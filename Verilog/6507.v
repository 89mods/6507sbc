==> flow/design.v <==
module CPU_6507(
	output [12:0] addr_bus,
	output reg [7:0] d_out,
	input [7:0] d_in,
	output reg wenb,
	input clk,
	input rstb,
	input rdy
);
reg [7:0] A;
reg [7:0] X;
reg [7:0] Y;
reg carry;
reg intr_disable;
reg overflow;
reg decimal;
reg [7:0] stack_ptr;
reg negative;
reg zero;
reg [15:0] PC;
reg [15:0] full_addr;
assign addr_bus = full_addr[12:0];
reg [7:0] addr_in_buff;
reg [7:0] I;
reg is_reset;
reg [3:0] phase;
wire [7:0] instr = phase == 1 ? d_in : I;
wire isNOP = instr == 8'hEA;
wire isLoadOrStore = instr[7:6] == 2'b10 && !isNOP && !(
		instr == 8'h90 ||
		instr == 8'hB0 ||
		instr[3:0] == 4'h8 ||
		instr[3:0] == 4'hA
	);
wire isLoad = isLoadOrStore && instr[5];
wire isStore = isLoadOrStore && !instr[5];
wire isJSR = instr == 8'h20;
wire isRTS = instr == 8'h60;
wire isRTI = instr == 8'h40;
wire isTransfer = instr == 8'h98 || instr == 8'hA8 || (instr[3:0] == 4'hA && instr[7:6] == 2'b10);
wire isBranch = instr[4:0] == 5'h10;
wire isJump = instr == 8'h4C || instr == 8'h6C;
wire isStack = ~instr[7] && instr[4:0] == 5'h08;
wire pull = instr[5];
wire isSpecial = (~instr[7] && instr[4:0] == 5'h18) || instr == 8'hB8 || instr == 8'hD8 || instr == 8'hF8;
wire isArith = !isLoadOrStore && !isNOP && !isTransfer && !isBranch && !isJump && !isTransfer && !isStack && !isSpecial;
wire isBreak = instr == 8'h00;
wire isImplied = instr[3:0] == 4'hA || instr[3:0] == 4'h8;
wire isImmediate = instr[4:0] == 5'h09 || instr[3:0] == 4'h02 || (instr[7] && ~instr[4] && instr[3:0] == 0); 
wire isIndexed = instr[4];
wire indexedByY = instr[3:0] == 4'h1 || instr[3:0] == 4'h9 || instr == 8'h96 || instr == 8'hB6 || instr == 8'hBE;
wire indexedIndirect = instr[4:0] == 5'h01;
wire indirectIndexed = instr[4:0] == 5'h11;
wire zeropage = (indexedIndirect || indirectIndexed || instr[3:2] == 2'b01) && !isImplied;
wire addr16 = !isImmediate && (instr[3:0] == 4'h9 || instr[3:2] == 2'b11 || instr == 8'h20) && !isImplied;
wire isCompare = (instr[7:5] == 3'b110 && instr[1:0] == 2'b01) || instr[3:0] == 4'h4 || instr[3:0] == 4'h0 || instr[3:0] == 4'hC;
wire isBit = instr == 8'h2C || instr == 8'h24;
wire [7:0] ALU_in1 = ~instr[0] && instr[3:0] != 4'hA && ~instr[7] ? d_in : (  
		instr[7] && instr[1:0] == 2'b00 ? (instr[5] ? X : Y) : (
		instr[7] && instr[1:0] == 2'b01 ? A : (
		(instr[7] && instr[1:0] == 2'b10 && instr != 8'hCA) || isBit ? d_in : (
		instr == 8'hCA ? X : (instr == 8'h88 ? Y : A)
	))));
wire [7:0] ALU_in2 = d_in;
wire [7:0] ALU_nin2 = ~d_in;
reg [8:0] ALU_res;
wire [7:0] ALU_sub = ALU_in1 - ALU_in2;
wire [7:0] ALU_sbc = ALU_sub - !carry;
wire [3:0] ALU_opsel = {instr[0], instr[7:5]};
always @(*) begin
	case(ALU_opsel)
		0: ALU_res <= {ALU_in1, 1'b0};
		1: ALU_res <= {ALU_in1, carry};
		2: ALU_res <= {ALU_in1[0], 1'b0, ALU_in1[7:1]};
		3: ALU_res <= {ALU_in1[0], carry, ALU_in1[7:1]};
		4: ALU_res <= {carry, ALU_in1 - 1'b1};
		5: ALU_res <= {carry, ALU_in1};
		6: ALU_res <= instr == 8'hC8 ? {carry, ALU_in1 + 1'b1} : {carry, ALU_in1 - 1'b1};
		7: ALU_res <= {carry, ALU_in1 + 1'b1};
		8: ALU_res <= {carry, ALU_in1 | ALU_in2};
		9: ALU_res <= {carry, ALU_in1 & ALU_in2};
		10: ALU_res <= {carry, ALU_in1 ^ ALU_in2};
		11: ALU_res <= ALU_in1 + ALU_in2 + carry;
		12: ALU_res <= {carry, ALU_in1};
		13: ALU_res <= {carry, ALU_in1};
		14: ALU_res <= ALU_in1 + ALU_nin2 + 1'b1;
		15: ALU_res <= ALU_in1 + ALU_nin2 + carry;
	endcase
end
wire toA = !isLoadOrStore && !isCompare && (
		instr[3:0] == 4'h1 ||
		instr[3:0] == 4'h5 ||
		instr[3:0] == 4'h9 ||
		(instr[3:0] == 4'hA && ~instr[7]) ||
		instr[3:0] == 4'hD
	);
wire toY = instr == 8'hC8 || instr == 8'h88;
wire toX = instr == 8'hE8 || instr == 8'hCA;
wire toMem = (instr[3:0] == 4'hE || instr[3:0] == 4'h6) && !isLoadOrStore;
wire loadstoreTargetA = instr[1:0] == 2'b01;
wire loadstoreTargetX = instr[1:0] == 2'b10;
wire loadstoreTargetY = instr[1:0] == 2'b00;
wire [7:0] status_word = {negative, overflow, 1'b0, 1'b0, decimal, intr_disable, zero, carry};
reg should_branch;
always @(*) begin
	case(instr[7:5])
		0: should_branch <= negative == 1'b0;
		1: should_branch <= negative == 1'b1;
		2: should_branch <= overflow == 1'b0;
		3: should_branch <= overflow == 1'b1;
		4: should_branch <= carry == 1'b0;
		5: should_branch <= carry == 1'b1;
		6: should_branch <= zero == 1'b0;
		7: should_branch <= zero == 1'b1;
	endcase
end
wire [2:0] transfer_idx = {instr[1], instr[5:4]};
reg [7:0] transfer_source;
always @(*) begin
	case(transfer_idx)
		1: transfer_source <= Y;
		2: transfer_source <= A;
		4: transfer_source <= X;
		5: transfer_source <= X;
		6: transfer_source <= A;
		7: transfer_source <= stack_ptr;
		default: transfer_source <= A;
	endcase
end
always @(posedge clk) begin
	if(!rstb) begin
		d_out <= 8'h00;
		full_addr <= 16'h0000;
		phase <= 2;
		is_reset <= 1'b1;
		I <= 8'h00;  
		wenb <= 1'b1;
		carry <= 1'b0;
		addr_in_buff <= 8'h00;
		intr_disable <= 1'b1;
		overflow <= 1'b0;
		decimal <= 1'b0;
		stack_ptr <= 8'h00;
		negative <= 1'b0;
		A <= 8'h00;
		X <= 8'h00;
		Y <= 8'h00;
		zero <= 1'b1;
	end else if(rdy) begin
		phase <= phase + 1;
		if(phase == 0) begin
			wenb <= 1'b1;
			full_addr <= PC;
			PC <= PC + 1;
		end else if(phase == 1) begin
			I <= d_in;
			if(isNOP) begin
				phase <= 0;
			end else if(isStack) begin
				if(pull) begin
					full_addr <= {8'h01, stack_ptr + 1'b1};
					stack_ptr <= stack_ptr + 1'b1;
					wenb <= 1'b1;
					phase <= 4;
				end else begin
					full_addr <= {8'h01, stack_ptr};
					stack_ptr <= stack_ptr - 1'b1;
					wenb <= 1'b0;
					d_out <= instr[6] ? A : status_word;
					phase <= 0;
				end
			end else if(isSpecial) begin
				case(instr[7:5])
					0: carry <= 1'b0;
					1: carry <= 1'b1;
					2: intr_disable <= 1'b0;
					3: intr_disable <= 1'b1;
					5: overflow <= 1'b0;
					6: decimal <= 1'b0;
					7: decimal <= 1'b1;
				endcase
				phase <= 0;
			end else if(isRTS || isRTI) begin
				phase <= isRTS ? 14 : 13;
				full_addr <= {8'h01, stack_ptr + 1'b1};
				stack_ptr <= stack_ptr + 1;
				wenb <= 1'b1;
			end else if(isTransfer) begin
				case(transfer_idx)
					1: A <= transfer_source;
					2: Y <= transfer_source;
					4: A <= transfer_source;
					5: stack_ptr <= transfer_source;
					6: X <= transfer_source;
					7: X <= transfer_source;
				endcase
				if(transfer_idx != 5) begin
					negative <= transfer_source[7];
					zero <= transfer_source == 8'h00;
				end
				phase <= 0;
			end else begin
				if(isImmediate || isBranch) begin
					full_addr <= PC;
					PC <= PC + 1;
					phase <= 4;
				end
				if(zeropage || addr16 || isJump || isJSR) begin
					full_addr <= PC;
					PC <= PC + 1;
				end
			end
		end else if(phase == 2) begin
			if(isBreak) begin
				full_addr <= 16'hFFFC | (~is_reset << 1);
			end else begin
				if(zeropage) begin
					if(indexedIndirect) begin
						full_addr <= {8'h00, d_in + (indexedByY ? Y : X)};
						phase <= 8;
					end else if(indirectIndexed) begin
						full_addr <= {8'h00, d_in};
						phase <= 8;
					end else if(isIndexed) begin
						full_addr <= {8'h00, d_in + (indexedByY ? Y : X)};
						phase <= 4;
					end else begin
						full_addr <= {8'h00, d_in};
						phase <= 4;
					end
				end
				if(addr16 || isJump || isJSR) begin
					addr_in_buff <= d_in;
					full_addr <= PC;
					PC <= PC + 1;
					if(isJSR) begin
						phase <= 10;
					end
				end
			end
		end else if(phase == 3) begin
			if(isBreak) begin
				addr_in_buff <= d_in;
				full_addr <= full_addr | 1;
			end else if(addr16 || isJump) begin
				if(instr == 8'h6C) begin
					phase <= 8;
				end else if(isIndexed) begin
					full_addr <= {d_in, addr_in_buff} + (indexedByY ? Y : X);
				end else begin
					full_addr <= {d_in, addr_in_buff};
				end
			end
		end else if(phase == 4) begin
			phase <= 0;
			if(isBreak) begin
				if(is_reset) begin
					PC <= {d_in, addr_in_buff};
				end else begin
					phase <= 10;
				end
				is_reset <= 1'b0;
			end else if(isStack) begin
				if(instr[6]) begin
					A <= d_in;
					negative <= d_in[7];
					zero <= d_in == 8'h00;
				end else begin
					negative <= d_in[7];
					overflow <= d_in[6];
					decimal <= d_in[3];
					intr_disable <= d_in[2];
					zero <= d_in[1];
					carry <= d_in[0];
				end
			end else if(isJump) begin
				PC <= full_addr;
			end else if(isBranch) begin
				if(should_branch) begin
					PC <= PC + {d_in[7], d_in[7], d_in[7], d_in[7], d_in[7], d_in[7], d_in[7], d_in[7], d_in};
				end
			end else if(isBit) begin
				negative <= ALU_in1[7];
				overflow <= ALU_in1[6];
				zero <= ALU_res[7:0] == 0;
			end else if(isLoadOrStore) begin
				if(isLoad) begin
					if(loadstoreTargetA) begin
						A <= d_in;
					end else if(loadstoreTargetX) begin
						X <= d_in;
					end else if(loadstoreTargetY) begin
						Y <= d_in;
					end
					negative <= d_in[7];
					zero <= d_in == 8'h00;
				end else if(isStore) begin
					if(loadstoreTargetA) begin
						d_out <= A;
					end else if(loadstoreTargetX) begin
						d_out <= X;
					end else if(loadstoreTargetY) begin
						d_out <= Y;
					end
					wenb <= 1'b0;
				end
			end else if(toMem) begin
				d_out <= ALU_res[7:0];
				wenb <= 1'b0;
				negative <= ALU_res[7];
				zero <= ALU_res[7:0] == 0;
				if(~instr[7]) begin
					carry <= ALU_res[8];
				end
			end else if(toA) begin
				A <= ALU_res[7:0];
				carry <= ALU_res[8];
				zero <= ALU_res[7:0] == 0;
				negative <= ALU_res[7];
				overflow <= ALU_res[7] != ALU_in1[7];
			end else if(toX) begin
				X <= ALU_res[7:0];
				zero <= ALU_res[7:0] == 0;
				negative <= ALU_res[7];
			end else if(toY) begin
				Y <= ALU_res[7:0];
				zero <= ALU_res[7:0] == 0;
				negative <= ALU_res[7];
			end else if(isCompare) begin
				carry <= ALU_res[8];
				zero <= ALU_res[7:0] == 0;
				negative <= ALU_res[7];
			end
		end else if(phase == 8) begin
			addr_in_buff <= d_in;
			full_addr <= {full_addr[15:8], full_addr[7:0] + 1'b1};
			wenb <= 1'b1;
		end else if(phase == 9) begin
			if(indirectIndexed) begin
				full_addr <= {d_in, addr_in_buff} + Y;
			end else begin
				full_addr <= {d_in, addr_in_buff};
			end
			phase <= 4;
		end else if(phase == 10) begin
			full_addr <= {8'h01, stack_ptr};
			d_out <= PC[15:8];
			PC[15:8] <= d_in;
			wenb <= 1'b0;
			stack_ptr <= stack_ptr - 1;
		end else if(phase == 11) begin
			full_addr <= {8'h01, stack_ptr};
			d_out <= PC[7:0];
			PC[7:0] <= addr_in_buff;
			wenb <= 1'b0;
			stack_ptr <= stack_ptr - 1;
			if(!isBreak) begin
				phase <= 0;
			end
		end else if(phase == 12) begin
			full_addr <= {8'h01, stack_ptr};
			d_out <= status_word;
			wenb <= 1'b0;
			stack_ptr <= stack_ptr - 1;
			phase <= 0;
			intr_disable <= 1'b1;
		end else if(phase == 13) begin
			negative <= d_in[7];
			overflow <= d_in[6];
			decimal <= d_in[3];
			intr_disable <= d_in[2];
			zero <= d_in[1];
			carry <= d_in[0];
			full_addr <= {8'h01, stack_ptr + 1'b1};
			stack_ptr <= stack_ptr + 1;
			wenb <= 1'b1;
		end else if(phase == 14) begin
			PC[7:0] <= d_in;
			full_addr <= {8'h01, stack_ptr + 1'b1};
			stack_ptr <= stack_ptr + 1;
			wenb <= 1'b1;
		end else if(phase == 15) begin
			PC[15:8] <= d_in;
			full_addr <= {8'h01, stack_ptr + 1'b1};
			wenb <= 1'b1;
			phase <= 0;
		end else begin
			phase <= 0;
		end
	end
end
endmodule
## Tool chain data of CPU_6507

The steps from the RTL of CPU_6507 to its reports follow in flow order.
Lines are those of the file above, counted from 1.
Cell names lack the library's common part.
The mark n/a stands for no value.

| set-up | value |
|---|---|
| top module | CPU_6507 |
| clock | clk |
| standard-cell library | sky130hd |
| library corner | tt_025C_1v80 |

## Word level

Yosys after proc, flatten, opt, wreduce and memory -nomap, before mapping. Memory bits, and registers merged into a memory's read port (data or address), are not among the register bits. Print and check cells are not counted.

| word-level totals | value |
|---|---|
| flip-flop bits (word level) | 100 |
| input bits | 11 |
| output and inout bits | 22 |
| word-level cells | 798 |

| operators by class | value |
|---|---|
| add/subtract/negate cells | 18 |
| equal/unequal tests | 211 |
| multiplexer cells | 417 |
| bitwise operators | 16 |
| reductions and logical operators | 115 |

Operators with widths:

| operator | count |
|---|---|
| 8-bit two-way mux | 186 |
| 16-bit two-way mux | 28 |
| 1-bit two-way mux | 165 |
| 9-bit case mux with 14-bit select | 1 |
| 8-bit == test (second input constant) | 15 |
| 4-bit two-way mux | 30 |
| 4-bit == test (second input constant) | 22 |
| 5-bit inequality test (second input constant) | 17 |
| 6-bit inequality test (second input constant) | 14 |
| 21-bit AND reduction | 3 |
| 3-bit inequality test (second input constant) | 21 |
| 4-bit inequality test (second input constant) | 14 |
| 24-bit AND reduction | 2 |
| 22-bit AND reduction | 2 |
| 1-bit logical OR | 39 |
| 16-bit by 8-bit adder with 16-bit output | 2 |
| 16-bit AND reduction | 2 |
| 2-bit inequality test (second input constant) | 16 |
| 4-bit by 3-bit == test with 1-bit output (second input constant) | 8 |
| 8-bit by 1-bit adder with 8-bit output (second input constant) | 4 |
| 8-bit by 7-bit == test with 1-bit output (second input constant) | 4 |
| 8-bit logical NOT | 4 |
| 7-bit inequality test (second input constant) | 4 |
| 12-bit AND reduction | 2 |
| 3-bit by 1-bit inequality test with 1-bit output (second input constant) | 8 |
| 3-bit == test (second input constant) | 8 |
| 8-bit by 1-bit subtractor with 8-bit output (second input constant) | 3 |
| 8-bit by 6-bit == test with 1-bit output (second input constant) | 3 |

Other operator kinds: 62; their cells: 150.

## Longest topological paths

Longest topological path by Yosys (ltp), each cell counted once; first at word level (registers and memories cut), then after technology mapping (sequential cells cut; the memories' decode and read muxes count).

| depth | value |
|---|---|
| depth in word-level cells | 29 |
| ABC_AREA | 0 |
| gate-level depth with buffers | 25 |
| mapped depth without buffers | 24 |

## After synthesis

The flow's flattened synthesis, as Yosys stat reports it; memories are mapped. The netlist is that of the ABC_AREA named above (0 if unset); the other value can give another one.

| synthesis totals | value |
|---|---|
| standard cells after synthesis | 1977 |
| mapped area | 13649.3 sq um |
| sequential area | 2162.1 sq um |
| mapped flip-flops | 100 |
| buffers | 149 |

Cell types:

| cell type | count | total area (sq um) |
|---|---|---|
| dfxtp_1 | 84 | 1.68E+03 |
| ha_1 | 75 | 938.4 |
| nand2_1 | 230 | 863.328 |
| o21ai_0 | 169 | 845.811 |
| a21oi_1 | 162 | 810.778 |
| nor2_1 | 210 | 788.256 |
| edfxtp_1 | 16 | 480.461 |
| xnor2_1 | 51 | 446.678 |
| clkbuf_1 | 114 | 427.91 |
| mux2i_1 | 39 | 390.374 |
| nand3_1 | 78 | 390.374 |
| a211oi_1 | 51 | 382.867 |
| xor2_1 | 40 | 350.336 |
| a31oi_1 | 43 | 269.008 |
| nor3_1 | 53 | 265.254 |
| a221oi_1 | 25 | 218.96 |
| o22ai_1 | 33 | 206.448 |
| mux2_2 | 18 | 202.694 |

Not listed: further types 80, cells in them 486.

## Path before layout

Source: OpenSTA report_checks on the synthesized netlist (no wires, ideal clock, input and output delay 20% of the period each), path of least setup slack; recovery checks are left aside. Register names are those of the netlist, which keeps one name where synthesis merged equal registers.

| timing path after synthesis | value |
|---|---|
| path type | input port to flip-flop |
| start point | input d_in[6] |
| end point | register A[6] |
| clock period | 6200 ps |
| input delay | 1240 ps |
| library setup time | 117 ps |
| launch time at the first pin | 1240 ps |
| arrival | 6161 ps |
| slack | -78 ps |
| path delay | 5038 ps |
| stages | 22 |
| buffers on the path | 3 |
| period reached after synthesis | 6278 ps |

"path delay" = arrival - input delay + setup time.
"stages" counts driving pins, that of a launching flip-flop among them; a cell with two outputs on the path counts twice.
"period reached after synthesis" = period - worst setup slack (recovery checks aside). The figure is calculated, with input and output delays left at 20% of the set period.
Between the ends stands the longest chain of elaborated cells between them, by number of cells; it is not shown to be the way that was timed. Of several equally long chains one is given.
A line is the first line of the expression or statement that the cell stems from. Yosys adds cells for indexed reads and writes and turns some case tables into memories.
A register here has more assigning lines than the two given.

| between the ends, after synthesis | value |
|---|---|
| cell sequence | clkbuf_1 -> nor4bb_1 -> or4b_4 -> and2_4 -> buf_6 -> a31o_1 -> o211a_1 -> or2_2 -> clkbuf_1 -> inv_1 -> ha_1 -> a211oi_1 -> o21ai_0 -> a221oi_1 -> nand3_1 -> xnor2_1 -> a22oi_1 -> o2111ai_1 -> nor4_1 -> o221a_2 -> o21ai_1 -> a32o_1 |
| cells in the longest elaborated chain | 23 |

Ends and longest elaborated chain, after synthesis:

| item | line | source |
|---|---|---|
| start, declared | 4 | `input [7:0] d_in,` |
| 8-bit two-way mux | 27 | `wire [7:0] instr = phase == 1 ? d_in : I;` |
| 8-bit == test | 62 | `instr == 8'hCA ? X : (instr == 8'h88 ? Y : A)` |
| 8-bit two-way mux x2 | 62 |  |
| 8-bit two-way mux | 61 | `(instr[7] && instr[1:0] == 2'b10 && instr != 8'hCA) \|\| isBit ? d_in : (` |
| 8-bit two-way mux | 60 | `instr[7] && instr[1:0] == 2'b01 ? A : (` |
| 8-bit two-way mux | 59 | `instr[7] && instr[1:0] == 2'b00 ? (instr[5] ? X : Y) : (` |
| 8-bit two-way mux | 58 | `wire [7:0] ALU_in1 = ~instr[0] && instr[3:0] != 4'hA && ~instr[7] ? d_in : (` |
| [... 8 more ...] | n/a |  |
| 8-bit two-way mux | 276 | `end else if(isJump) begin` |
| 8-bit two-way mux | 263 | `end else if(isStack) begin` |
| 8-bit two-way mux | 256 | `if(isBreak) begin` |
| 8-bit two-way mux | 254 | `end else if(phase == 4) begin` |
| 8-bit two-way mux | 241 | `end else if(phase == 3) begin` |
| 8-bit two-way mux | 213 | `end else if(phase == 2) begin` |
| 8-bit two-way mux | 155 | `end else if(phase == 1) begin` |
| end, assigned | 190 | `1: A <= transfer_source;` |
| end, assigned | 192 | `4: A <= transfer_source;` |
| end, declared | 10 | `reg [7:0] A;` |

## Worst path after layout

Path of least setup slack in the final report of run 1 (OpenROAD, finished layout, wires in). Where an end is a register, its clock arrival counts in the times.
The path's times are printed in steps of 10 ps; the period is the one set.

| timing path post-layout | value |
|---|---|
| path type | flip-flop to flip-flop |
| start point | register phase[1] |
| end point | register zero |
| clock period | 4690 ps |
| library setup time | 90 ps |
| launch time at the first pin | 380 ps |
| arrival | 5440 ps |
| slack | -470 ps |
| stages | 25 |
| buffers on the path | 2 |

Between the ends stands the longest chain of elaborated cells between them, by number of cells; it is not shown to be the way that was timed. Of several equally long chains one is given.
A register here has more assigning lines than the two given.

| between the ends, post-layout | value |
|---|---|
| cell sequence | dfxtp_2 -> inv_2 -> ha_4 -> or3b_4 -> or4b_4 -> and2_4 -> a31o_1 -> o211a_1 -> or2_4 -> inv_8 -> ha_4 -> a211oi_4 -> o21ai_2 -> buf_4 -> a21o_1 -> a21oi_2 -> xnor2_2 -> xnor2_1 -> a22oi_1 -> nand2_1 -> a221oi_2 -> buf_4 -> nor2_4 -> nand4b_4 -> o41ai_4 |
| cells in the longest elaborated chain | 29 |

Ends and longest elaborated chain, post-layout:

| item | line | source |
|---|---|---|
| start, declared | 26 | `reg [3:0] phase;` |
| start, assigned | 150 | `phase <= phase + 1;` |
| start, assigned | 184 | `phase <= isRTS ? 14 : 13;` |
| 4-bit by 1-bit == test with 1-bit output | 27 | `wire [7:0] instr = phase == 1 ? d_in : I;` |
| 8-bit two-way mux | 27 |  |
| 2-bit == test | 61 | `(instr[7] && instr[1:0] == 2'b10 && instr != 8'hCA) \|\| isBit ? d_in : (` |
| 1-bit logical AND x2 | 61 |  |
| 1-bit logical OR | 61 |  |
| 8-bit two-way mux | 61 |  |
| 8-bit two-way mux | 60 | `instr[7] && instr[1:0] == 2'b01 ? A : (` |
| [... 14 more ...] | n/a |  |
| 1-bit two-way mux | 276 | `end else if(isJump) begin` |
| 1-bit two-way mux | 263 | `end else if(isStack) begin` |
| 1-bit two-way mux | 256 | `if(isBreak) begin` |
| 1-bit two-way mux | 254 | `end else if(phase == 4) begin` |
| 1-bit two-way mux | 241 | `end else if(phase == 3) begin` |
| 1-bit two-way mux | 213 | `end else if(phase == 2) begin` |
| 1-bit two-way mux | 155 | `end else if(phase == 1) begin` |
| end, assigned | 273 | `zero <= d_in[1];` |
| end, assigned | 372 | `zero <= d_in[1];` |
| end, declared | 19 | `reg zero;` |

==> results <==
Module CPU_6507, platform sky130hd: 2 stored runs of the flow (Yosys, OpenROAD) with differing settings, in no particular order. Input and output delays are each 20% of the period that was set; the output load is 0.01 pF.
By "allowed time less slack (worst setup path)" is meant the share of the clock period that the worst setup path is allowed (20% is reserved at inputs, 20% at outputs), minus its slack. Clock arrival times at its registers enter into it.
By "total power after layout" is meant OpenSTA's value without simulated activity: inputs other than the clock are taken to toggle once in ten clock periods, and the tool carries that through the logic.
"allowed time less slack (worst setup path)" is given in steps of 10 ps.

#### Run 1

| setting | value |
|---|---|
| period_ns | `4.69` |
| CORE_UTILIZATION | `25` |
| SETUP_SLACK_MARGIN | `-0.13` |
| PLACE_DENSITY | `0.75` |
| CORE_MARGIN | `4` |
| CELL_PAD_IN_SITES_GLOBAL_PLACEMENT | `0` |
| TNS_END_PERCENT | `55` |
| GPL_ROUTABILITY_DRIVEN | `1` |
| CTS_CLUSTER_SIZE | `27` |
| CAP_MARGIN | `5` |
| MIN_ROUTING_LAYER | `met1` |
| MAX_ROUTING_LAYER | `met4` |
| SLEW_MARGIN | `20` |

| result | value |
|---|---|
| total negative setup slack | -9400 ps |
| synthesized cell area | 13649.3 sq um |
| setup slack of the worst path | -470 ps |
| total power after layout | 0.006325 W |
| full die area | 58399.6 sq um |
| standard-cell area after layout | 18525.3 sq um |
| allowed time less slack (worst setup path) | 5160 ps |
| class of the worst setup path | flip-flop to flip-flop |

#### Run 2

| setting | value |
|---|---|
| period_ns | `8.0` |
| CORE_UTILIZATION | `58` |
| SETUP_SLACK_MARGIN | `-0.06` |
| HOLD_SLACK_MARGIN | `0.07` |
| CELL_PAD_IN_SITES_DETAIL_PLACEMENT | `1` |
| GPL_TIMING_DRIVEN | `1` |
| MAX_ROUTING_LAYER | `met4` |
| CAP_MARGIN | `20` |
| CORE_MARGIN | `2` |
| SLEW_MARGIN | `20` |

Incomplete, routing halted on GRT-0232.
